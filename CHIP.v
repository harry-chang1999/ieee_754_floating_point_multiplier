==> flow/design.v <==
`timescale 1ns/1ps
module CHIP(CLK, RESET, ENABLE, DATA_IN, DATA_OUT, READY);
input           CLK;         
input           RESET;       
input           ENABLE;      
input   [7:0]   DATA_IN;     
output  [7:0]   DATA_OUT;    
output          READY;       
reg change;
reg jump;
reg READY;
reg [2:0] state, next_state;
reg [5:0] data_count;
reg [7:0] DATA_OUT;
reg [7:0] A[0:7];
reg [7:0] B[0:7];
reg store_sign;
reg [10:0] store_exp;
reg [51:0] store_frac;
reg [105:0] calc_frac;
reg [10:0] calc_exp;
reg [52:0] frac_A;
reg [52:0] frac_B;
reg round_up;
reg [105:0] shift;
wire [63:0] result;
parameter data=3'd0, count=3'd1, show=3'd2;
integer i;
assign result = {store_sign, store_exp, store_frac};
always @(posedge CLK or posedge RESET) begin
    if(RESET) state<=data;
    else state<=next_state;
end
always @(*) begin
    case(state)
        data: next_state = (data_count==6'd0 && change==1'b1) ? count : data;
        count: next_state = (jump==1'b1) ? show : ((data_count==6'd56) ? show : count);
        show: next_state = (data_count==6'd8) ? data : show;
        default: next_state = data;
    endcase
end
always @(posedge CLK or posedge RESET) begin
    if(RESET) data_count<=6'd7;
    else if(state==data) begin
        if(data_count==6'd0 && change==1'b1) data_count<=6'd0;
        else if(data_count==6'd0) data_count<=6'd7;
        else if(ENABLE==1'b1) data_count<=data_count-6'd1;
    end
    else if(state==count) begin
        if(data_count<=6'd1 && jump==1'b1) data_count<=6'd0;
        else if(data_count==6'd56) data_count<=6'd0;
        else data_count<=data_count+6'd1;
    end
    else if(state==show) begin
        if(data_count==6'd8) data_count<=6'd7;
        else data_count<=data_count+6'd1;
    end
end
always @(posedge CLK or posedge RESET) begin
    if(RESET) change<=1'b0;
    else if(state==data) begin
        if(change==1'b1) begin
            if(data_count==6'd0) change<=1'b0;
        end
        else if(data_count==6'd0) change<=1'b1;
    end
end
always @(posedge CLK or posedge RESET) begin
    if(RESET) begin
        for(i=0; i<8; i=i+1) A[i]<=8'd0;
    end
    else if(state==data) begin
        if(change==1'b0 && ENABLE==1'b1) A[data_count]<=DATA_IN;
    end
end
always @(posedge CLK or posedge RESET) begin
    if(RESET) begin
        for(i=0; i<8; i=i+1) B[i]<=8'd0;
    end
    else if(state==data) begin
        if(change==1'b1 && ENABLE==1'b1) B[data_count]<=DATA_IN;
    end
end
always @(posedge CLK or posedge RESET) begin
    if(RESET) store_sign<=1'b0;
    else if(state==count) begin
        if({(A[0][6:0]), A[1][7:4]}==11'b11111111111) begin
            if(({(A[1][3:0]), A[2], A[3], A[4], A[5], A[6], A[7]})==52'd0) store_sign<=A[0][7];
            else if({B[0][6:0], B[1][7:4]}==11'b11111111111 && {(B[1][3:0]), B[2], B[3], B[4], B[5], B[6], B[7]}!=52'd0) store_sign<=B[0][7];
            else if({A[1][3:0], A[2], A[3], A[4], A[5], A[6], A[7]}==52'd0 && {B[1][3:0], B[2], B[3], B[4], B[5], B[6], B[7]}==52'd0) begin
                if({A[0][6:0], A[1][7:4]}==11'b11111111111 && {B[0][6:0], B[1][7:4]}==11'b11111111111)begin
                    store_sign<=(A[0][7])^(B[0][7]);
                end
                else store_sign<=1'b1;            
            end
            else store_sign<=(A[0][7])^(B[0][7]);
        end
        else if({B[0][6:0], B[1][7:4]}==11'b11111111111) begin
            if({A[0][6:0], A[1][7:4]}==11'b11111111111 && {(A[1][3:0]), A[2], A[3], A[4], A[5], A[6], A[7]}!=52'd0) store_sign<=A[0][7];
            else if({B[0][6:0], B[1][7:4]}==11'b11111111111 && {(B[1][3:0]), B[2], B[3], B[4], B[5], B[6], B[7]}!=52'd0) store_sign<=B[0][7];
            else if({(A[1][3:0]), A[2], A[3], A[4], A[5], A[6], A[7]}==52'd0 && {B[1][3:0], B[2], B[3], B[4], B[5], B[6], B[7]}==52'd0) begin
                if({A[0][6:0], A[1][7:4]}==11'b11111111111 && {B[0][6:0], B[1][7:4]}==11'b11111111111) begin
                    store_sign<=(A[0][7])^(B[0][7]);
                end
                else store_sign<=1'b1;
            end
            else store_sign<=(A[0][7])^(B[0][7]);
        end
        else if(data_count==6'd0) store_sign<=(A[0][7])^(B[0][7]);
    end
end
always @(posedge CLK or posedge RESET) begin
    if(RESET) store_exp<=11'd0;
    else if(state==count) begin
        if(({A[0][6:0], A[1][7:4]}==11'b11111111111) || ({B[0][6:0], B[1][7:4]}==11'b11111111111)) store_exp<=11'b11111111111;
        else if(({A[0][6:0], A[1][7:4]}==11'd0 && ({A[1][3:0], A[2], A[3], A[4], A[5], A[6], A[7]})==52'd0) || ({B[0][6:0], B[1][7:4]}==11'd0 && {B[1][3:0], B[2], B[3], B[4], B[5], B[6], B[7]}==52'd0)) store_exp<=11'b00000000000;
        else if(data_count==6'd55) store_exp<=calc_exp;
    end
end
always @(posedge CLK or posedge RESET) begin
    if(RESET) store_frac<=52'd0;
    else if(state==count) begin
        if({A[0][6:0], A[1][7:4]}==11'b11111111111 || {B[0][6:0], B[1][7:4]}==11'b11111111111) begin
            if({A[0][6:0], A[1][7:4]}==11'b11111111111 && {A[1][3:0], A[2], A[3], A[4], A[5], A[6], A[7]}==52'd0) begin
                store_frac[51]<=1'b1;
                store_frac[50:0]<={A[1][2:0], A[2], A[3], A[4], A[5], A[6], A[7]};
            end
            else if({B[0][6:0], B[1][7:4]}==11'b11111111111 && {B[1][3:0], B[2], B[3], B[4], B[5], B[6], B[7]}==52'd0) begin
                store_frac[51]<=1'b1;
                store_frac[50:0]<={B[1][2:0], B[2], B[3], B[4], B[5], B[6], B[7]};
            end
            else if({A[1][3:0], A[2], A[3], A[4], A[5], A[6], A[7]}==52'd0 && {B[1][3:0], B[2], B[3], B[4], B[5], B[6], B[7]}==52'd0) begin
                if({A[0][6:0], A[1][7:4]}==11'b11111111111 && {B[0][6:0], B[1][7:4]}==11'b11111111111) begin
                    store_frac[51]<=1'b0;
                    store_frac[50:0]<=51'b0;
                end
                else begin
                    store_frac[51]<=1'b1;
                    store_frac[50:0]<=51'b0;
                end
            end
            else store_frac<=52'd0;
        end
        else if(({A[0][6:0], A[1][7:4]}==11'd0 && {A[1][3:0], A[2], A[3], A[4], A[5], A[6], A[7]}==52'd0) || ({B[0][6:0], B[1][7:4]}==11'd0 && {B[1][3:0], B[2], B[3], B[4], B[5], B[6], B[7]}==52'd0)) store_frac<=52'd0;
        else if(data_count==6'd55) store_frac<=shift[104:53] + round_up;
    end
end
always @(posedge CLK or posedge RESET) begin
    if(RESET) frac_A<=53'd0;
    else if(state==data) begin
        if(data_count==6'd0) begin
            frac_A<={1'b1, {A[1][3:0], A[2], A[3], A[4], A[5], A[6], A[7]}};
        end
    end
end
always @(posedge CLK or posedge RESET) begin
    if(RESET) frac_B<=53'd0;
    else if(state==data) begin
        if(data_count==6'd0) begin
            frac_B<={1'b1, {B[1][3:0], B[2], B[3], B[4], B[5], B[6], B[7]}};
        end
    end
end
always @(posedge CLK or posedge RESET) begin
    if(RESET) calc_frac<=106'd0;
    else if(state==count) begin
        if(data_count<6'd53) begin
            if(data_count==6'd0) begin
                if(frac_B[0]==1'b0) begin
                    if(frac_B[1]==1'b1) calc_frac[53:0]<={frac_A, 1'b0};
                end
                else if(frac_B[0]==1'b1)begin
                    if(frac_B[1]==1'b0) calc_frac[52:0]<=frac_A;
                    else calc_frac<=(frac_A)+({frac_A, 1'b0});
                end    
            end
            else if(data_count>6'd1) begin
                if(frac_B[data_count]==1'b1) calc_frac<=calc_frac+(frac_A<<(data_count));
            end
        end
    end
    else if(state==show) begin
        calc_frac<=106'd0;
    end
end
always @(posedge CLK or posedge RESET) begin
    if(RESET) calc_exp<=11'd0;
    else if(state==count) begin
        if(data_count==6'd53) calc_exp<={A[0][6:0], A[1][7:4]}+{B[0][6:0], B[1][7:4]}+calc_frac[105];
        else if(data_count==6'd54) calc_exp<=calc_exp-11'b01111111111;
    end
end
always @(posedge CLK or posedge RESET) begin
    if(RESET) READY<=1'b0;
    else if(state==show) begin
        if(data_count==4'd8) READY<=1'b0;
        else READY<=1'b1;
    end
end
always @(posedge CLK or posedge RESET) begin
    if(RESET) DATA_OUT<=8'd0;
    else if(state==show) begin
        case(data_count)
            4'd0: DATA_OUT<=result[7:0];
            4'd1: DATA_OUT<=result[15:8];
            4'd2: DATA_OUT<=result[23:16];
            4'd3: DATA_OUT<=result[31:24];
            4'd4: DATA_OUT<=result[39:32];
            4'd5: DATA_OUT<=result[47:40];
            4'd6: DATA_OUT<=result[55:48];
            4'd7: DATA_OUT<=result[63:56];
        endcase
    end
end
always @(posedge CLK or posedge RESET) begin
    if(RESET) jump<=1'b0;
    else if(state==count) begin
        if({A[0][6:0], A[1][7:4]}==11'b11111111111 || {B[0][6:0], B[1][7:4]}==11'b11111111111) jump<=1'b1;
        else if(({A[0][6:0], A[1][7:4]}==11'd0 && {A[1][3:0], A[2], A[3], A[4], A[5], A[6], A[7]}==52'd0) || ({B[0][6:0], B[1][7:4]}==11'd0 && {B[1][3:0], B[2], B[3], B[4], B[5], B[6], B[7]}==52'd0)) jump<=1'b1;
    end
    else if(state==show) begin
        jump<=1'b0;
    end
end
always @(posedge CLK or posedge RESET) begin
    if(RESET) shift<=106'd0;
    else if(state==count) begin
        if(data_count==6'd53) begin
            shift<=(calc_frac[105]==1'b1) ? calc_frac : (calc_frac<<1);
        end
    end
end
always @(posedge CLK or posedge RESET) begin
    if(RESET) round_up<=1'b0;
    else if(state==count) begin
        if(data_count==6'd54) round_up<=shift[52] & (shift[51] | (|shift[50:0]) | shift[104:53]);
    end
end
endmodule
# From RTL to reports: CHIP
# Tool output for the design above, in the order of the flow.
# Line numbers count from 1 in the design file above.
# Operators carry their Yosys type and port widths (W data, S select, Z words).
# Library cell names are shortened.
# A cell with - has no value.
[inputs] top_module="CHIP" clk_port="CLK" cell_library="sky130hd" corner="tt_025C_1v80"

# After elaboration
# Counts by Yosys on the flattened word-level netlist (proc, flatten, opt, wreduce). Print and check cells are left out.
[bits] register_bits=540 latchBits=0 ramBits=0 rom_bits=0 clocked_rd_ports_x_width=0 n_memories=0 input_bits=11
[classes] add_sub_neg=8 mul=0 div=0 n_cmp=3 equal=32 n_shift=2 muxes=74 n_logic=5 reduce_logical=58
[op_table] op="$mux W53" n=9
[op_table] op="$mux W52" n=8
[op_table] op="$mux W51" n=5
[op_table] op="$add A106 B106 Y106" n=1
[op_table] op="$shl A53 B6 Y106" n=1
[op_table] op="$mux W105" n=1
[op_table] op="$logic_not A52 Y1" n=2
[op_table] op="$reduce_bool A52 Y1" n=2
[op_table] op="$pmux W8 S8" n=1
[op_table] op="$add A53 B54 Y55" n=1
[op_table] op="$mux W11" n=5
[op_table] op="$mux W6" n=9
[op_table] op="$shiftx A53 B6 Y1" n=1
[op_table] op="$add A52 B1 Y52" n=1
[op_table] op="$reduce_or A51 Y1" n=1
[op_table] op="$reduce_and A3 Y1" n=16
[op_table] op="$mux W1" n=32
[op_table] op="$eq A6 B3 Y1 const B" n=4
[op_table] op="$eq A6 B6 Y1 const B" n=4
[op_table] op="$eq A11 B11 Y1 const B" n=2
[op_table] op="$logic_not A11 Y1" n=2
[op_table] op="$reduce_and A2 Y1" n=9
[op_table] op="$ne A3 B3 Y1 const B" n=5
[op_table] op="$logic_and A1 B1 Y1" n=12
[op_table] op="$eq A3 B3 Y1 const B" n=4
[op_table] op="$eq A6 B2 Y1 const B" n=2
[op_table] op="$eq A6 B4 Y1 const B" n=2
[op_table] op="$add A11 B1 Y11" n=1
# Not listed: further kinds 28, cells in them 39.

# Logic depth
# Yosys ltp: most cells in a row. Word level: on the elaborated netlist, between registers, memories and ports. Mapped: between sequential cells and ports; inverters and the memories' decode and read muxes count.
[depth] word_depth=8 abc_area=0 mapped_depth=30 ltp_nobuf=24

# Mapped cells and area
# The flow's flattened synthesis, as Yosys stat reports it; memories are mapped. The netlist is that of the ABC_AREA named above (0 if unset); the other value can give another one.
# The area totals of this step are shown rounded.
[mapped] cell_count=4286 yosys_area_um2=38170 sequential_area_um2=13520 ffs=540
[by_type] type="dfrtp_1" n=536 type_area_um2=1.34E+04
[by_type] type="mux2_2" n=240 type_area_um2=2.7E+03
[by_type] type="nand2_1" n=600 type_area_um2=2252.16
[by_type] type="ha_1" n=178 type_area_um2=2.23E+03
[by_type] type="o21ai_0" n=419 type_area_um2=2.1E+03
[by_type] type="mux2i_1" n=193 type_area_um2=1.93E+03
[by_type] type="a21oi_1" n=300 type_area_um2=1501.44
[by_type] type="mux4_2" n=55 type_area_um2=1.24E+03
[by_type] type="nor2_1" n=329 type_area_um2=1.23E+03
[by_type] type="xnor2_1" n=112 type_area_um2=980.941
[by_type] type="clkbuf_1" n=206 type_area_um2=773.242
[by_type] type="xor2_1" n=88 type_area_um2=770.739
[by_type] type="a21o_1" n=94 type_area_um2=705.677
[by_type] type="nand4_1" n=76 type_area_um2=475.456
[by_type] type="nand3_1" n=76 type_area_um2=380.365
[by_type] type="nor4_1" n=51 type_area_um2=319.056
[by_type] type="a211oi_1" n=41 type_area_um2=307.795
[by_type] type="o21bai_1" n=38 type_area_um2=285.274
# Other cell types: 77; their cells: 654.

# Path before layout
# Path of least setup slack by OpenSTA after synthesis, without wires, with an ideal clock, recovery checks aside; 20% of the period is set as input and as output delay. Where synthesis merged equal registers, the netlist keeps one of their names.
[synth_path] kind="reg2reg" start="reg data_count[0]" end="reg calc_frac[105]" period_ns=5.9 setup_time_ns=0.131 launch_ns=0.000 t_arrival_ns=5.760 setup_slack_ns=0.009 delay_ns=5.891 path_stages=26 path_buffers=5 period_less_setup_slack_ns=5.891
# "delay_ns" = arrival - input delay + setup time.
# "path_stages": output pins that drive a net of the path, with the launching flip-flop's if there is one; two outputs of one cell count as two.
# "period_less_setup_slack_ns" is the clock period less the worst setup slack; recovery checks do not enter. This is arithmetic on one report: input and output delays are still those of the set period (20% each).
# Between the ends stands the longest chain of elaborated cells between them, by number of cells; it is not shown to be the way that was timed. Of several equally long chains one is given.
# A line is the first line of the expression or statement that the cell stems from. Yosys adds cells for indexed reads and writes and turns some case tables into memories.
# A register here has more assigning lines than the two given.
[synth_via] path_cell_list="dfstp_2 buf_2 buf_2 buf_2 buf_1 mux4_2 mux2i_1 nor2_1 a21oi_1 mux2i_1 and2_1 ha_1 buf_6 nand4_1 or4_4 nor3_2 o311ai_1 a211oi_2 o21ai_2 a221o_2 nor3_2 nand4_1 mux2i_1 nor2_1 a31oi_1 o21ai_1" elab_chain_cells=7 cells_between=17
[synth_lines] element="start: declaration" line_no=13 source="reg [5:0] data_count;"
[synth_lines] element="start: assignment" line_no=47 source="else if(ENABLE==1'b1) data_count<=data_count-6'd1;"
[synth_lines] element="start: assignment" line_no=52 source="else data_count<=data_count+6'd1;"
[synth_lines] element="$shl A53 B6 Y106" line_no=178 source="if(frac_B[data_count]==1'b1) calc_frac<=calc_frac+(frac_A<<(data_count));"
[synth_lines] element="$add A106 B106 Y106" line_no=178
[synth_lines] element="$mux W52" line_no=178
[synth_lines] element="$mux W52" line_no=177 source="else if(data_count>6'd1) begin"
[synth_lines] element="$mux W52" line_no=168 source="if(data_count==6'd0) begin"
[synth_lines] element="$mux W52" line_no=167 source="if(data_count<6'd53) begin"
[synth_lines] element="$mux W52" line_no=166 source="else if(state==count) begin"
[synth_lines] element="end: assignment" line_no=174 source="else calc_frac<=(frac_A)+({frac_A, 1'b0});"
[synth_lines] element="end: assignment" line_no=178
[synth_lines] element="end: declaration" line_no=20 source="reg [105:0] calc_frac;"

# Path in the finished layout
# Path of least setup slack in the final report of stored run 1 (OpenROAD, finished layout, wires in). Where an end is a register, its clock arrival counts in the times.
[layout_path] kind="reg2reg" start="reg data_count[0]" end="reg calc_frac[103]" period_ns=7.46 setup_time_ns=0.13 launch_ns=0.67 t_arrival_ns=6.31 setup_slack_ns=1.67 path_stages=24 path_buffers=3
# Between the ends stands the longest chain of elaborated cells between them, by number of cells; it is not shown to be the way that was timed. Of several equally long chains one is given.
# A register here has more assigning lines than the two given.
[layout_via] path_cell_list="dfstp_4 buf_12 buf_12 buf_16 mux4_2 mux2i_2 nand2_1 o21ai_2 mux2i_2 and2_4 ha_4 nand4_1 or4_4 o221ai_4 a221oi_4 a211oi_2 o21ai_2 a221o_2 nor2b_4 o21ai_4 a221o_1 a21oi_2 xor2_1 o21ai_1" elab_chain_cells=7 cells_between=17
[layout_lines] element="start: declaration" line_no=13 source="reg [5:0] data_count;"
[layout_lines] element="start: assignment" line_no=47 source="else if(ENABLE==1'b1) data_count<=data_count-6'd1;"
[layout_lines] element="start: assignment" line_no=52 source="else data_count<=data_count+6'd1;"
[layout_lines] element="$shl A53 B6 Y106" line_no=178 source="if(frac_B[data_count]==1'b1) calc_frac<=calc_frac+(frac_A<<(data_count));"
[layout_lines] element="$add A106 B106 Y106" line_no=178
[layout_lines] element="$mux W52" line_no=178
[layout_lines] element="$mux W52" line_no=177 source="else if(data_count>6'd1) begin"
[layout_lines] element="$mux W52" line_no=168 source="if(data_count==6'd0) begin"
[layout_lines] element="$mux W52" line_no=167 source="if(data_count<6'd53) begin"
[layout_lines] element="$mux W52" line_no=166 source="else if(state==count) begin"
[layout_lines] element="end: assignment" line_no=174 source="else calc_frac<=(frac_A)+({frac_A, 1'b0});"
[layout_lines] element="end: assignment" line_no=178
[layout_lines] element="end: declaration" line_no=20 source="reg [105:0] calc_frac;"

# Module CHIP, platform sky130hd: 2 stored runs of the flow (Yosys, OpenROAD) with differing settings, in no particular order. Input and output delays are each 20% of the period that was set; the output load is 0.01 pF.
# By "timing.worst_path_ns" is meant the share of the clock period that the worst setup path is allowed (20% is reserved at inputs, 20% at outputs), minus its slack. Clock arrival times at its registers enter into it.
# "power_uw" rests on the timing tool's default activity at the inputs, not on a simulated workload.
# The measured numbers are rounded.
run="stored run 1" settings period_ns=7.46 SETUP_SLACK_MARGIN=2.14 CAP_MARGIN=20 CORE_MARGIN=2 CORE_UTILIZATION=40 SLEW_MARGIN=20
run="stored run 1" results post_synth_area_um2=38170 power_uw=6154 die_area_um2=97910 setupTns_ns=0.000 timing.worst_path_ns=5.79 worstPathKind="reg2reg" post_route_util_frac=0.472 final_setup_ws_ns=1.674
run="stored run 2" settings period_ns=11.2 CORE_UTILIZATION=63 SETUP_SLACK_MARGIN=1.67 PLACE_DENSITY_LB_ADDON=0.24 CORE_MARGIN=2 CELL_PAD_IN_SITES_GLOBAL_PLACEMENT=1 ABC_AREA=0 GPL_ROUTABILITY_DRIVEN=1 CTS_CLUSTER_SIZE=39 CAP_MARGIN=35 SLEW_MARGIN=0
run="stored run 2" results post_synth_area_um2=38170 power_uw=4026 die_area_um2=62570 setupTns_ns=0.000 timing.worst_path_ns=7.70 worstPathKind="reg2reg" post_route_util_frac=0.677 final_setup_ws_ns=3.503
